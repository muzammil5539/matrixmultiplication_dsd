==> flow/design.v <==
`timescale 1ns / 1ps
module BaudRateGenerator  #(
    parameter CLOCK_RATE = 100000000,  
    parameter BAUD_RATE = 9600
)(
    input wire clk,  
    output reg rxClk,  
    output reg txClk  
);
parameter integer MAX_RATE_RX = CLOCK_RATE / (2 * BAUD_RATE * 16);
parameter integer MAX_RATE_TX = CLOCK_RATE / (2 * BAUD_RATE);
parameter integer RX_CNT_WIDTH = $clog2(MAX_RATE_RX + 1);
parameter integer TX_CNT_WIDTH = $clog2(MAX_RATE_TX + 1);
reg [RX_CNT_WIDTH-1:0] rxCounter = 0;
reg [TX_CNT_WIDTH-1:0] txCounter = 0;
initial begin
    rxClk = 1'b0;
    txClk = 1'b0;
end
always @(posedge clk) begin
    if (rxCounter == MAX_RATE_RX - 1) begin
        rxCounter <= 0;
        rxClk <= ~rxClk;
    end else begin
        rxCounter <= rxCounter + 1'b1;
    end
    if (txCounter == MAX_RATE_TX - 1) begin
        txCounter <= 0;
        txClk <= ~txClk;
    end else begin
        txCounter <= txCounter + 1'b1;
    end
end
endmodule
Reports on BaudRateGenerator. What the tools print for BaudRateGenerator, step after step. Line numbers count from 1 in the design file above. Operators: Yosys type, input widths -> output width; for muxes data width and select width s. Cell names lack the library's common part. The mark -- stands for no value.

Top module: BaudRateGenerator. Clock input: clk. Standard-cell library: sky130hd. Timing corner: tt_025C_1v80.

Word level. Yosys after proc, flatten, opt, wreduce and memory -nomap, before mapping. Enables and synchronous resets that opt folds into registers are not counted as muxes. Memory bits, and registers merged into a memory's read port (data or address), are not among the register bits. Print and check cells are not counted. Equal cells are merged and count once.

Under flip-flop bits (word level) stands 24. The figure for bits of input ports is 1. The entry for output and inout bits reads 2. Under word-level cells stands 10.

Under add/sub/neg operators stands 2. For equal/unequal tests the number is 2. For bitwise gates (word level) the number is 2.

Operators with widths (count): $add 13x1->13 const B (1); $eq 13x13->1 const B (1); $add 9x1->9 const B (1); $eq 9x9->1 const B (1); $not 1->1 (2).

Logic depth. Longest topological path by Yosys (ltp), each cell counted once; first at word level (registers and memories cut), then after technology mapping (sequential cells cut; the memories' decode and read muxes count).

Under depth after elaboration stands 1. ABC_AREA: 0. The figure for depth in mapped cells is 5. Mapped depth without buffers: 5.

After synthesis. Source: synth_stat.txt of the flow (Yosys; design flattened, memories mapped). It holds for the ABC_AREA given above (unset counts as 0); a run with the other value may have another netlist. The area totals of this step are shown rounded.

The entry for mapped cells reads 100. Chip area (Yosys): 994.7 sq um. For sequential area the number is 500.5 sq um. The entry for mapped flip-flops reads 24. For buffers the number is 0.

Cells by type: dfxtp_1 (count 22, area in all 440.422 sq um); xor2_1 (count 10, area in all 87.584 sq um); edfxtp_1 (count 2, area in all 60.058 sq um); nor2_1 (count 11, area in all 41.29 sq um); nand3_1 (count 8, area in all 40.038 sq um); ha_1 (count 3, area in all 37.536 sq um); nand2_1 (count 8, area in all 30.029 sq um); xnor2_1 (count 3, area in all 26.275 sq um); nor4_4 (count 1, area in all 21.27 sq um); a21oi_1 (count 4, area in all 20.019 sq um); inv_1 (count 5, area in all 18.768 sq um); nand4_1 (count 3, area in all 18.768 sq um); o31ai_1 (count 2, area in all 15.014 sq um); or4_1 (count 2, area in all 15.014 sq um); or4b_4 (count 1, area in all 13.763 sq um); nor2b_1 (count 2, area in all 12.512 sq um); nor4_1 (count 2, area in all 12.512 sq um); nor4_2 (count 1, area in all 12.512 sq um).

Other cell types: 8; their cells: 10.

Worst setup path after synthesis. Path of least setup slack by OpenSTA after synthesis, without wires, with an ideal clock, recovery checks aside; 20% of the period is set as input and as output delay. Where synthesis merged equal registers, the netlist keeps one of their names.

Path type: reg2reg. Start: reg txCounter[7]. End: reg txClk. The figure for period is 2560 ps. The figure for library setup time is 352 ps. Time at the first pin: 0 ps. The figure for arrival is 1281 ps. The entry for required time reads 2208 ps. The figure for setup slack is 927 ps. For path delay the number is 1633 ps. Under stages stands 3. For buffers on the path the number is 0. The figure for synthesis period reached is 1633 ps.

"path delay" = arrival - input delay + setup time. "stages" counts driving pins, that of a launching flip-flop among them; a cell with two outputs on the path counts twice. "synthesis period reached" is the clock period less the worst setup slack; recovery checks do not enter. This is arithmetic on one report: input and output delays are still those of the set period (20% each). The rows between start and end are the longest chain of elaborated cells between them; the timing report does not say that the signal goes this way. Where chains are equally long, one stands for them. Each line given opens the expression or statement behind the cell; cells for indexed reads and writes are added by Yosys, which also makes memories of some case tables.

Cells stage by stage: dfxtp_1 or4b_4 nor4_4. Under length of the longest elaborated chain stands 1. The figure for elaborated cells on any way between the ends is 1. For RTL lines with such cells the number is 1. Those cells by class: eq/ne (1).

Ends and longest elaborated chain, after synthesis: from (decl) (RTL line 15) `reg [TX_CNT_WIDTH-1:0] txCounter = 0;`; from (assign) (RTL line 28) `txCounter <= 0;`; from (assign) (RTL line 31) `txCounter <= txCounter + 1'b1;`; $eq 13x13->1 (RTL line 27) `if (txCounter == MAX_RATE_TX - 1) begin`; to (assign) (RTL line 29) `txClk <= ~txClk;`; to (decl) (RTL line 8) `output reg txClk`.

Worst path after layout. From the final timing report of run 1: the path of least setup slack in the routed layout; clock arrival at registers is part of the times. The path's times are printed in steps of 10 ps; the period is the one set.

Path type: reg2reg. Start: reg txCounter[7]. End: reg txClk. The figure for period is 2380 ps. The figure for library setup time is 330 ps. Time at the first pin: 310 ps. The figure for arrival is 1720 ps. The entry for required time reads 2360 ps. The figure for setup slack is 630 ps. Under stages stands 3. For buffers on the path the number is 0.

The rows between start and end are the longest chain of elaborated cells between them; the timing report does not say that the signal goes this way. Where chains are equally long, one stands for them.

Cells stage by stage: dfxtp_1 or4b_4 nor4_4. Under length of the longest elaborated chain stands 1. The figure for elaborated cells on any way between the ends is 1. For RTL lines with such cells the number is 1. Those cells by class: eq/ne (1).

Ends and longest elaborated chain, after layout: from (decl) (RTL line 15) `reg [TX_CNT_WIDTH-1:0] txCounter = 0;`; from (assign) (RTL line 28) `txCounter <= 0;`; from (assign) (RTL line 31) `txCounter <= txCounter + 1'b1;`; $eq 13x13->1 (RTL line 27) `if (txCounter == MAX_RATE_TX - 1) begin`; to (assign) (RTL line 29) `txClk <= ~txClk;`; to (decl) (RTL line 8) `output reg txClk`.

Wiki page: BaudRateGenerator / flow data

2 stored runs of BaudRateGenerator in the flow (synthesis by Yosys, layout by OpenROAD, sky130hd cells), in arbitrary order. Constraints: input delay and output delay 20% of the set period each, output load 0.01 pF. "clock period reached": clock period set for the run, less the worst setup slack. It is reckoned from that one timing run; input and output delays stay at 20% of the period that was set. "worst setup path time" means the part of the period allowed to the worst setup path (the constraints hold back 20% at inputs and 20% at outputs) less its slack; where the path has registers, the arrival times of their clocks count too. "power consumption": no workload was simulated; the value follows from the tool's default switching activity. "worst setup path time" is known to 10 ps. The measured numbers are rounded.

Run 1 has these settings: period_ns 2.38; CAP_MARGIN 20; CORE_MARGIN 2; CORE_UTILIZATION 40; SLEW_MARGIN 20. For the worst setup path time the run shows 1750 ps. Type of the worst setup path: reg2reg. The setup slack of the worst path comes to 633 ps. The post-route worst hold slack stands at 461 ps. The clock period reached comes to 1747 ps. The final utilization is 45.2 %. The power consumption is 617.7 µW. The standard-cell area after routing stands at 1089 sq um. The full die area stands at 2901 sq um. The synthesis area stands at 994.7 sq um. The measured setup TNS is 0 ps.

Run 2 has these settings: period_ns 2.67; CORE_UTILIZATION 17; PLACE_DENSITY_LB_ADDON 0.04; CORE_MARGIN 9; CELL_PAD_IN_SITES_GLOBAL_PLACEMENT 0; GPL_TIMING_DRIVEN 1; CTS_CLUSTER_SIZE 73; CTS_CLUSTER_DIAMETER 244; MAX_ROUTING_LAYER met5; CAP_MARGIN 20; SLEW_MARGIN 20. The final utilization is 20.8 %. The clock period reached comes to 1791 ps. The power consumption is 611.6 µW. The standard-cell area after routing stands at 1160 sq um. The post-route worst hold slack stands at 456 ps. The full die area stands at 8929 sq um. For the worst setup path time the run shows 1790 ps. Type of the worst setup path: reg2reg. The measured setup TNS is 0 ps. The setup slack of the worst path comes to 879 ps. The synthesis area stands at 994.7 sq um.
